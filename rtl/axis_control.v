==> flow/design.v <==
module axis_control(
	input wire clk,
	input wire rst_n,
    input  [31:0] s_axis_a_tdata,
    input         s_axis_a_tlast,
    output        s_axis_a_tready,
    input         s_axis_a_tvalid,
    input  [31:0] s_axis_b_tdata,
    input         s_axis_b_tlast,
    output        s_axis_b_tready,
    input         s_axis_b_tvalid,
    output [31:0] m_axis_result_tdata,
    output        m_axis_result_tlast,
    input         m_axis_result_tready,
    output        m_axis_result_tvalid,
    output [31:0] A,
    output [31:0] B,
    input  [31:0] S
	);
    reg [31:0] A_FIFO; 
    reg A_VALID;
    reg A_LAST;
    reg [31:0] B_FIFO; 
    reg B_VALID;
    reg B_LAST;
    wire A_FIFO_FULL;
    wire B_FIFO_FULL;
    wire A_FIFO_wen;
    wire B_FIFO_wen;
    assign A = A_FIFO;
    assign B = B_FIFO;
    assign m_axis_result_tdata = S;
    assign m_axis_result_tlast = A_LAST;  
    assign m_axis_result_tvalid = A_VALID && B_VALID;
    assign s_axis_a_tready = rst_n&&(!A_FIFO_FULL);
    assign A_FIFO_wen = s_axis_a_tready && s_axis_a_tvalid;
    assign A_FIFO_FULL = (!(m_axis_result_tready && A_VALID && B_VALID))&&A_VALID;
    always @(posedge clk or negedge rst_n) begin
        if (!rst_n) begin
            A_FIFO  <= 32'b0;
            A_VALID <= 0;
            A_LAST  <= 0;
        end
        else if (A_FIFO_wen) begin
            A_FIFO  <= s_axis_a_tdata;
            A_VALID <= s_axis_a_tvalid;
            A_LAST  <= s_axis_a_tlast;
        end
        else if (!A_FIFO_FULL) begin
            A_FIFO  <= A_FIFO;
            A_VALID <= 0;
            A_LAST  <= 0;
        end
        else begin
            A_FIFO  <= A_FIFO;
            A_VALID <= A_VALID;
            A_LAST  <= A_LAST;
        end
    end
    assign s_axis_b_tready = !B_FIFO_FULL;
    assign B_FIFO_wen = s_axis_b_tready && s_axis_b_tvalid;
    assign B_FIFO_FULL = (!(m_axis_result_tready && A_VALID && B_VALID))&&B_VALID;
    always @(posedge clk or negedge rst_n) begin
        if (!rst_n) begin
            B_FIFO  <= 32'b0;
            B_VALID <= 0;
            B_LAST  <= 0;
        end
        else if (B_FIFO_wen) begin
            B_FIFO  <= s_axis_b_tdata;
            B_VALID <= s_axis_b_tvalid;
            B_LAST  <= s_axis_b_tlast;
        end
        else if (!B_FIFO_FULL) begin
            B_FIFO  <= B_FIFO;
            B_VALID <= 0;
            B_LAST  <= 0;
        end
        else begin
            B_FIFO  <= B_FIFO;
            B_VALID <= B_VALID;
            B_LAST  <= B_LAST;
        end
    end
endmodule
Step by step through the tools: axis_control

What the tools print for axis_control, step after step.
Lines are those of the file above, counted from 1.
Operators carry their Yosys type and port widths (W data, S select, Z words).
Not given: -

Top: axis_control
Clock input: clk
Standard-cell library: sky130hd
Corner: tt_025C_1v80

After elaboration

Source: Yosys, flattened and elaborated, memories not mapped. Widths are those after wreduce. Registers that Yosys merges into a memory's read port (data or address) are not register bits. Print and check cells do not count. Equal cells are merged and count once.

Word-level cells: 23
Memories: 0
Register bits after elaboration: 67
Bits in latches: 0
Bits in read-only memories: 0
RAM bits: 0
Clocked read ports x word width: 0
Output and inout port bits: 100

Add/subtract/negate cells: 0
Magnitude comparators: 0
Divide/modulo/power cells: 0
Multipliers: 0
Bitwise gates (word level): 0
Reductions and logical operators: 11
Multiplexer cells: 5
Shift operators: 0
Equal/unequal tests: 2

Operators with widths:

| cell                 | count |
| $logic_and A1 B1 Y1  | 8 |
| $mux W1              | 5 |
| $ne A2 B2 Y1 const B | 2 |
| $logic_not A1 Y1     | 3 |

Depth

Longest topological path by Yosys (ltp), each cell counted once; first at word level (registers and memories cut), then after technology mapping (sequential cells cut; the memories' decode and read muxes count).

Depth in word-level cells: 8
ABC_AREA: 0
Depth in mapped cells: 4
Gate-level depth less buffers: 3

Netlist

Source: synth_stat.txt of the flow (Yosys; design flattened, memories mapped). It holds for the ABC_AREA given above (unset counts as 0); a run with the other value may have another netlist.

Cells by type:

| cell                      | count | area in all (um^2) |
| sky130_fd_sc_hd__dfrtp_1  | 67    | 1.68E+03 |
| sky130_fd_sc_hd__mux2_4   | 60    | 900.864 |
| sky130_fd_sc_hd__buf_4    | 32    | 240.23 |
| sky130_fd_sc_hd__buf_12   | 3     | 60.058 |
| sky130_fd_sc_hd__mux2_2   | 4     | 45.043 |
| sky130_fd_sc_hd__buf_6    | 3     | 33.782 |
| sky130_fd_sc_hd__a21boi_4 | 1     | 18.768 |
| sky130_fd_sc_hd__a21bo_4  | 1     | 16.266 |
| sky130_fd_sc_hd__nand2b_1 | 2     | 12.512 |
| sky130_fd_sc_hd__nand2_4  | 1     | 11.261 |
| sky130_fd_sc_hd__nor2_4   | 1     | 11.261 |
| sky130_fd_sc_hd__and2b_1  | 1     | 7.507 |
| sky130_fd_sc_hd__nand2_1  | 2     | 7.507 |
| sky130_fd_sc_hd__and2_1   | 1     | 6.256 |
| sky130_fd_sc_hd__nand3_1  | 1     | 5.005 |
| sky130_fd_sc_hd__o21ai_0  | 1     | 5.005 |

Cells in the netlist: 181
Flip-flop cells: 67
Buffer cells: 38
Mapped area: 3,057.9 um^2

Path before layout

Path of least setup slack by OpenSTA after synthesis, without wires, with an ideal clock, recovery checks aside; 20% of the period is set as input and as output delay. Where synthesis merged equal registers, the netlist keeps one of their names.

Path type: in2reg
From: in m_axis_result_tready
To: reg B_FIFO[0]
Required time: 2.165 ns
Path slack: 0.923 ns
Path delay: 0.909 ns
Launch time at the first pin: 0.458 ns
Buffers on the path: 1
Stages on the path: 4
Period: 2.29 ns
Arrival time: 1.242 ns
Setup time: 0.125 ns
Synthesis period reached: 1.367 ns

"path delay" = arrival - input delay + setup time.
"stages on the path": output pins that drive a net of the path, with the launching flip-flop's if there is one; two outputs of one cell count as two.
"synthesis period reached" is the clock period less the worst setup slack; recovery checks do not enter. This is arithmetic on one report: input and output delays are still those of the set period (20% each).
Between the ends stands the longest chain of elaborated cells between them, by number of cells; it is not shown to be the way that was timed. Of several equally long chains one is given.
Each line given opens the expression or statement behind the cell; cells for indexed reads and writes are added by Yosys, which also makes memories of some case tables.
A register here has more assigning lines than the two given.

Path through: sky130_fd_sc_hd__a21bo_4 > sky130_fd_sc_hd__nand2_4 > sky130_fd_sc_hd__buf_12 > sky130_fd_sc_hd__mux2_4
Cells in the longest elaborated chain: 6
Elaborated cells on any way between the ends: 6

Ends and longest elaborated chain, post-synthesis:

| item                             | line | text |
| from (decl)                      | 14   | `input         m_axis_result_tready,` |
| $logic_and A1 B1 Y1 (2 in a row) | 62   | `assign B_FIFO_FULL = (!(m_axis_result_tready && A_VALID && B_VALID))&&B_VALID;` |
| $logic_not A1 Y1                 | 62   |  |
| $logic_and A1 B1 Y1              | 62   |  |
| $logic_not A1 Y1                 | 60   | `assign s_axis_b_tready = !B_FIFO_FULL;` |
| $logic_and A1 B1 Y1              | 61   | `assign B_FIFO_wen = s_axis_b_tready && s_axis_b_tvalid;` |
| to (assign)                      | 65   | `B_FIFO  <= 32'b0;` |
| to (assign)                      | 70   | `B_FIFO  <= s_axis_b_tdata;` |
| to (decl)                        | 23   | `reg [31:0] B_FIFO;` |

# Flow runs of axis_control

Stored flow runs of axis_control (2 of them; Yosys, OpenROAD, sky130hd). They differ in their settings and are not a sequence. Constraints: input delay and output delay 20% of the set period each, output load 0.01 pF.

## Flow run A

==> flow/run.sh <==
#!/bin/bash
# the make line also repeats the synthesis and layout settings of config.mk as NAME=value (left out here)
make -C /OpenROAD-flow-scripts/flow DESIGN_CONFIG=/design/flow/config.mk WORK_HOME=/design/flow/orfs CLKGATE_MAP_FILE= finish
==> flow/config.mk <==
export PLATFORM = sky130hd
export DESIGN_NAME = axis_control
export DESIGN_NICKNAME = axis_control
export VERILOG_FILES = /design/flow/design.v
export SDC_FILE = /design/flow/constraint.sdc
export NUM_CORES = 4
export LEC_CHECK = 0
export CAP_MARGIN = 20
export CELL_PAD_IN_SITES_GLOBAL_PLACEMENT = 2
export CORE_ASPECT_RATIO = 1.99
export CORE_MARGIN = 2
export CORE_UTILIZATION = 56
export CTS_CLUSTER_DIAMETER = 111
export GPL_ROUTABILITY_DRIVEN = 1
export MIN_ROUTING_LAYER = met1
export PLACE_DENSITY_LB_ADDON = 0.09
export SETUP_SLACK_MARGIN = 0.27
export SLEW_MARGIN = 20
==> flow/constraint.sdc <==
create_clock -name core_clock -period 2.27 [get_ports {clk}]
set_input_delay 0.4540 -clock core_clock [delete_from_list [all_inputs] [get_ports {clk}]]
set_output_delay 0.4540 -clock core_clock [all_outputs]
set_load 0.01 [all_outputs]

Flow run A: stopped before the end: placement reported FLW-0024

## Flow run B

==> flow/run.sh <==
#!/bin/bash
# the make line also repeats the synthesis and layout settings of config.mk as NAME=value (left out here)
make -C /OpenROAD-flow-scripts/flow DESIGN_CONFIG=/design/flow/config.mk WORK_HOME=/design/flow/orfs CLKGATE_MAP_FILE= finish
==> flow/config.mk <==
export PLATFORM = sky130hd
export DESIGN_NAME = axis_control
export DESIGN_NICKNAME = axis_control
export VERILOG_FILES = /design/flow/design.v
export SDC_FILE = /design/flow/constraint.sdc
export NUM_CORES = 4
export LEC_CHECK = 0
export ABC_AREA = 1
export CAP_MARGIN = 20
export CELL_PAD_IN_SITES_GLOBAL_PLACEMENT = 3
export CORE_ASPECT_RATIO = 1.4
export CORE_MARGIN = 2
export CORE_UTILIZATION = 40
export GPL_ROUTABILITY_DRIVEN = 1
export MAX_ROUTING_LAYER = met4
export PLACE_DENSITY = 0.92
export SETUP_SLACK_MARGIN = 0.0
export SLEW_MARGIN = 20
==> flow/constraint.sdc <==
create_clock -name core_clock -period 0.846 [get_ports {clk}]
set_input_delay 0.1692 -clock core_clock [delete_from_list [all_inputs] [get_ports {clk}]]
set_output_delay 0.1692 -clock core_clock [all_outputs]
set_load 0.01 [all_outputs]

Flow run B: stopped before the end: placement reported GPL-0301
